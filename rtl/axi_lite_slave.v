==> flow/design.v <==
module axi_lite_slave #(
    parameter ADDR_WIDTH = 32,
    parameter DATA_WIDTH = 32
)(
    input wire [ADDR_WIDTH-1:0] AW_ADDR,
    input wire                  AW_VALID,
    output reg                  AW_READY,
    input wire [DATA_WIDTH-1:0] W_DATA,
    input wire [DATA_WIDTH/8-1:0] W_STRB,  
    input wire                  W_VALID,
    output reg                  W_READY,
    output reg [1:0] B_RESP,
    output reg       B_VALID,
    input wire       B_READY,
    input wire [ADDR_WIDTH-1:0] AR_ADDR,
    input wire                  AR_VALID,
    output reg                  AR_READY,
    output reg [DATA_WIDTH-1:0] R_DATA,
    output reg [1:0]            R_RESP,
    output reg                  R_VALID,
    input wire                  R_READY,
    input wire A_CLK,
    input wire A_RESET_n 
);
    reg [ADDR_WIDTH-1:0] reg_file [0:3];
    wire [1:0] addr_idx;
    assign addr_idx = (AW_VALID) ? AW_ADDR[3:2] : AR_ADDR[3:2];
    always @(posedge A_CLK) begin
        if (!A_RESET_n) begin  
            AW_READY <= 0; W_READY <= 0; B_VALID <= 0; B_RESP <= 2'b00;
        end else begin
            AW_READY <= (!AW_READY && AW_VALID) ? 1'b1 : 1'b0;
            W_READY <= (!W_READY && W_VALID) ? 1'b1 : 1'b0;
            if (AW_READY && AW_VALID && W_READY && W_VALID) begin
                if (AW_ADDR[5:2] < 4) begin
                    if (W_STRB[0]) reg_file[addr_idx][7:0] <= W_DATA[7:0];
                    if (W_STRB[1]) reg_file[addr_idx][15:8] <= W_DATA[15:8];
                    if (W_STRB[2]) reg_file[addr_idx][23:16] <= W_DATA[23:16];
                    if (W_STRB[3]) reg_file[addr_idx][31:24] <= W_DATA[31:24];
                    B_RESP <= 2'b00;  
                end else begin
                    B_RESP <= 2'b10;  
                end
                B_VALID <= 1'b1;
            end else if (B_VALID && B_READY) begin
                B_VALID <= 1'b0;
            end
        end
    end
    always @(posedge A_CLK) begin
        if (!A_RESET_n) begin
            AR_READY <= 0; R_VALID <= 0; R_RESP <= 2'b00; R_DATA <= 0;
        end else begin
            AR_READY <= (!AR_READY && AR_VALID) ? 1'b1 : 1'b0;
            if (AR_READY && AR_VALID) begin
                if (AR_ADDR[5:2] < 4) begin
                    R_DATA <= reg_file[addr_idx];
                    R_RESP <= 2'b00;  
                end else begin
                    R_DATA <= 32'hDEADFEED;  
                    R_RESP <= 2'b10;  
                end
                R_VALID <= 1'b1;
            end else if (R_VALID && R_READY) begin
                R_VALID <= 1'b0;
            end
        end
    end
endmodule
Tool chain data of axi_lite_slave
Tool output for the design above, in the order of the flow.
Line numbers count from 1 in the design file above.
Library cell names are shortened.
{"block": "setup", "design": "axi_lite_slave", "clock_port": "A_CLK", "lib": "sky130hd", "lib_corner": "tt_025C_1v80"}

Elaborated design
Yosys after proc, flatten, opt, wreduce and memory -nomap, before mapping. Memory bits, and registers merged into a memory's read port (data or address), are not among the register bits. Print and check cells are not counted. Equal cells are merged and count once.
Yosys's memory passes give these memory sizes; they may raise the number of words (mostly to a power of two), join words into wider ones and drop unused or constant bits.
{"block": "bits", "ram_bits": 128, "mem_count": 1, "out_inout_bits": 41, "reg_bits": 41}
{"block": "op_classes", "cmp": 2, "mux": 43, "reduce_logical": 14}
{"block": "memory_table", "memory": "reg_file", "size": 4, "width": 32, "read_ports": 1, "wr": 1, "line": 25, "rtl": "reg [ADDR_WIDTH-1:0] reg_file [0:3];"}
{"block": "op_table", "cell": "two-way mux 32 bit", "count": 17}
{"block": "op_table", "cell": "two-way mux 1 bit", "count": 23}
{"block": "op_table", "cell": "logical AND 1 bit", "count": 9}
{"block": "op_table", "cell": "less-than comparator 4 x 3 -> 1 bit with constant B", "count": 2}
{"block": "op_table", "cell": "two-way mux 2 bit", "count": 3}
{"block": "op_table", "cell": "nonzero test 2 bit", "count": 2}
{"block": "op_table", "cell": "zero test 1 bit", "count": 3}

Depth
Yosys ltp: most cells in a row. Word level: on the elaborated netlist, between registers, memories and ports. Mapped: between sequential cells and ports; inverters and the memories' decode and read muxes count.
{"block": "depth", "word_depth": 5, "ABC_AREA": 0, "ltp_mapped": 7, "mapped_depth_nobuf": 4}

After synthesis
Source: synth_stat.txt of the flow (Yosys; design flattened, memories mapped). It holds for the ABC_AREA given above (unset counts as 0); a run with the other value may have another netlist.
{"block": "by_type", "cell_type": "edfxtp_1", "count": 128}
{"block": "by_type", "cell_type": "dfxtp_1", "count": 39}
{"block": "by_type", "cell_type": "mux2_2", "count": 23}
{"block": "by_type", "cell_type": "a22oi_1", "count": 24}
{"block": "by_type", "cell_type": "mux2i_1", "count": 17}
{"block": "by_type", "cell_type": "o21ai_0", "count": 33}
{"block": "by_type", "cell_type": "a31oi_1", "count": 24}
{"block": "by_type", "cell_type": "nand2_1", "count": 33}
{"block": "by_type", "cell_type": "a2bb2oi_1", "count": 8}
{"block": "by_type", "cell_type": "clkbuf_1", "count": 12}
{"block": "by_type", "cell_type": "mux2_4", "count": 3}
{"block": "by_type", "cell_type": "nor3_1", "count": 9}
{"block": "by_type", "cell_type": "buf_6", "count": 3}
{"block": "by_type", "cell_type": "nand2b_1", "count": 5}
{"block": "by_type", "cell_type": "buf_4", "count": 4}
{"block": "by_type", "cell_type": "nor2_1", "count": 8}
{"block": "by_type", "cell_type": "nor3b_1", "count": 4}
{"block": "by_type", "cell_type": "buf_2", "count": 4}
Other cell types: 14; their cells: 19.
{"block": "synth_totals", "mapped_area_um2": 6169.7, "flip_flops": 167, "mapped_cells": 400, "n_buf": 23}

Timing after synthesis
Path of least setup slack by OpenSTA after synthesis, without wires, with an ideal clock, recovery checks aside; 20% of the period is set as input and as output delay. Where synthesis merged equal registers, the netlist keeps one of their names.
{"block": "synth_timing", "kind": "input-to-reg", "startpoint": "in AW_VALID", "endpoint": "mem reg_file[2][16]", "tclk_ns": 3.14, "n_path_buf": 2, "stages": 5, "t_first_pin_ns": 0.628, "slack_ns": 0.627, "arrival_ns": 2.128, "path_delay_ns": 1.885, "in_delay_ns": 0.628, "required_ns": 2.755, "period_less_setup_slack_ns": 2.513}
"path_delay_ns" = arrival - input delay + setup time.
"stages": output pins that drive a net of the path, with the launching flip-flop's if there is one; two outputs of one cell count as two.
"period_less_setup_slack_ns" = period - worst setup slack (recovery checks aside). The figure is calculated, with input and output delays left at 20% of the set period.
{"block": "synth_between", "cell_sequence": "buf_6 > nand4_1 > or3_1 > clkbuf_1 > nor3b_1"}
{"block": "synth_rtl", "element": "from (decl)", "line": 6, "rtl": "input wire                  AW_VALID,"}
{"block": "synth_rtl", "element": "to (decl)", "line": 25, "rtl": "reg [ADDR_WIDTH-1:0] reg_file [0:3];"}
No chain of elaborated cells between the ends is given.

Path in the finished layout
Path of least setup slack in the final report of flow run A (OpenROAD, finished layout, wires in). Where an end is a register, its clock arrival counts in the times.
{"block": "layout_timing", "kind": "input-to-reg", "startpoint": "in AW_VALID", "endpoint": "mem reg_file[2][4]", "slack_ns": 0.85, "stages": 6, "tclk_ns": 3.24, "t_first_pin_ns": 0.65, "in_delay_ns": 0.65, "n_path_buf": 3, "arrival_ns": 2.51, "required_ns": 3.36}
{"block": "layout_between", "cell_sequence": "clkdlybuf4s50_1 > nand4_1 > or3_1 > buf_4 > nor3b_1 > buf_4"}
{"block": "layout_rtl", "element": "from (decl)", "line": 6, "rtl": "input wire                  AW_VALID,"}
{"block": "layout_rtl", "element": "to (decl)", "line": 25, "rtl": "reg [ADDR_WIDTH-1:0] reg_file [0:3];"}
No chain of elaborated cells between the ends is given.

Memo
Re: implementation data of axi_lite_slave

Design axi_lite_slave on sky130hd. What follows are 2 stored runs of the flow, each under its own settings; their order means nothing. The constraints put input and output delay at 20% of the set period each and load the outputs with 0.01 pF.
"achieved_period_ns" means the clock period less the worst setup slack. The figure is calculated, with input and output delays left at 20% of the set period.
"worst_setup_path_time_ns" is the time allowed to the run's worst setup path (the clock period less input and output delay, where it has them) less its slack. Clock arrival times count: a late capture clock shortens it, a late launch clock lengthens it.
"fin_power_uw" is the tool's figure for a default switching activity; nothing was simulated.

Flow run A
==> flow/run.sh <==
#!/bin/bash
# the make line also repeats the synthesis and layout settings of config.mk as NAME=value (left out here)
make -C /OpenROAD-flow-scripts/flow DESIGN_CONFIG=/design/flow/config.mk WORK_HOME=/design/flow/orfs CLKGATE_MAP_FILE= finish
==> flow/config.mk <==
export PLATFORM = sky130hd
export DESIGN_NAME = axi_lite_slave
export DESIGN_NICKNAME = axi_lite_slave
export VERILOG_FILES = /design/flow/design.v
export SDC_FILE = /design/flow/constraint.sdc
export NUM_CORES = 4
export LEC_CHECK = 0
export ABC_AREA = 0
export CAP_MARGIN = 20
export CELL_PAD_IN_SITES_DETAIL_PLACEMENT = 1
export CELL_PAD_IN_SITES_GLOBAL_PLACEMENT = 3
export CORE_ASPECT_RATIO = 2.0
export CORE_MARGIN = 2
export CORE_UTILIZATION = 30
export GPL_TIMING_DRIVEN = 1
export PLACE_DENSITY_LB_ADDON = 0.24
export SETUP_SLACK_MARGIN = 0.43
export SLEW_MARGIN = 30
export TNS_END_PERCENT = 20
==> flow/constraint.sdc <==
create_clock -name core_clock -period 3.24 [get_ports {A_CLK}]
set_input_delay 0.6480 -clock core_clock [delete_from_list [all_inputs] [get_ports {A_CLK}]]
set_output_delay 0.6480 -clock core_clock [all_outputs]
set_load 0.01 [all_outputs]

==> results of flow run A, as JSON <==
{
  "worst_setup_path_time_ns": 1.74,
  "timing.worst_path_kind": "input-to-reg",
  "ws_setup_ns": 0.852,
  "achieved_period_ns": 2.388,
  "holdWs_ns": 0.440,
  "die_area_um2": 21798.8,
  "fin_power_uw": 4528,
  "layout_stdcell_area_um2": 8090.3,
  "fin_tns_ns": 0.000,
  "finalUtil_pct": 39.9,
  "synth_area_um2": 6169.7
}

Flow run B
==> flow/run.sh <==
#!/bin/bash
# the make line also repeats the synthesis and layout settings of config.mk as NAME=value (left out here)
make -C /OpenROAD-flow-scripts/flow DESIGN_CONFIG=/design/flow/config.mk WORK_HOME=/design/flow/orfs CLKGATE_MAP_FILE= finish
==> flow/config.mk <==
export PLATFORM = sky130hd
export DESIGN_NAME = axi_lite_slave
export DESIGN_NICKNAME = axi_lite_slave
export VERILOG_FILES = /design/flow/design.v
export SDC_FILE = /design/flow/constraint.sdc
export NUM_CORES = 4
export LEC_CHECK = 0
export CAP_MARGIN = 5
export CELL_PAD_IN_SITES_DETAIL_PLACEMENT = 2
export CELL_PAD_IN_SITES_GLOBAL_PLACEMENT = 1
export CORE_ASPECT_RATIO = 1.88
export CORE_MARGIN = 4
export CORE_UTILIZATION = 70
export CTS_CLUSTER_SIZE = 54
export GPL_TIMING_DRIVEN = 0
export SETUP_SLACK_MARGIN = -0.04
export SLEW_MARGIN = 20
export TNS_END_PERCENT = 80
==> flow/constraint.sdc <==
create_clock -name core_clock -period 1.53 [get_ports {A_CLK}]
set_input_delay 0.3060 -clock core_clock [delete_from_list [all_inputs] [get_ports {A_CLK}]]
set_output_delay 0.3060 -clock core_clock [all_outputs]
set_load 0.01 [all_outputs]

==> results of flow run B, as JSON <==
{
  "outcome": "stopped before the end: placement reported GPL-0301"
}
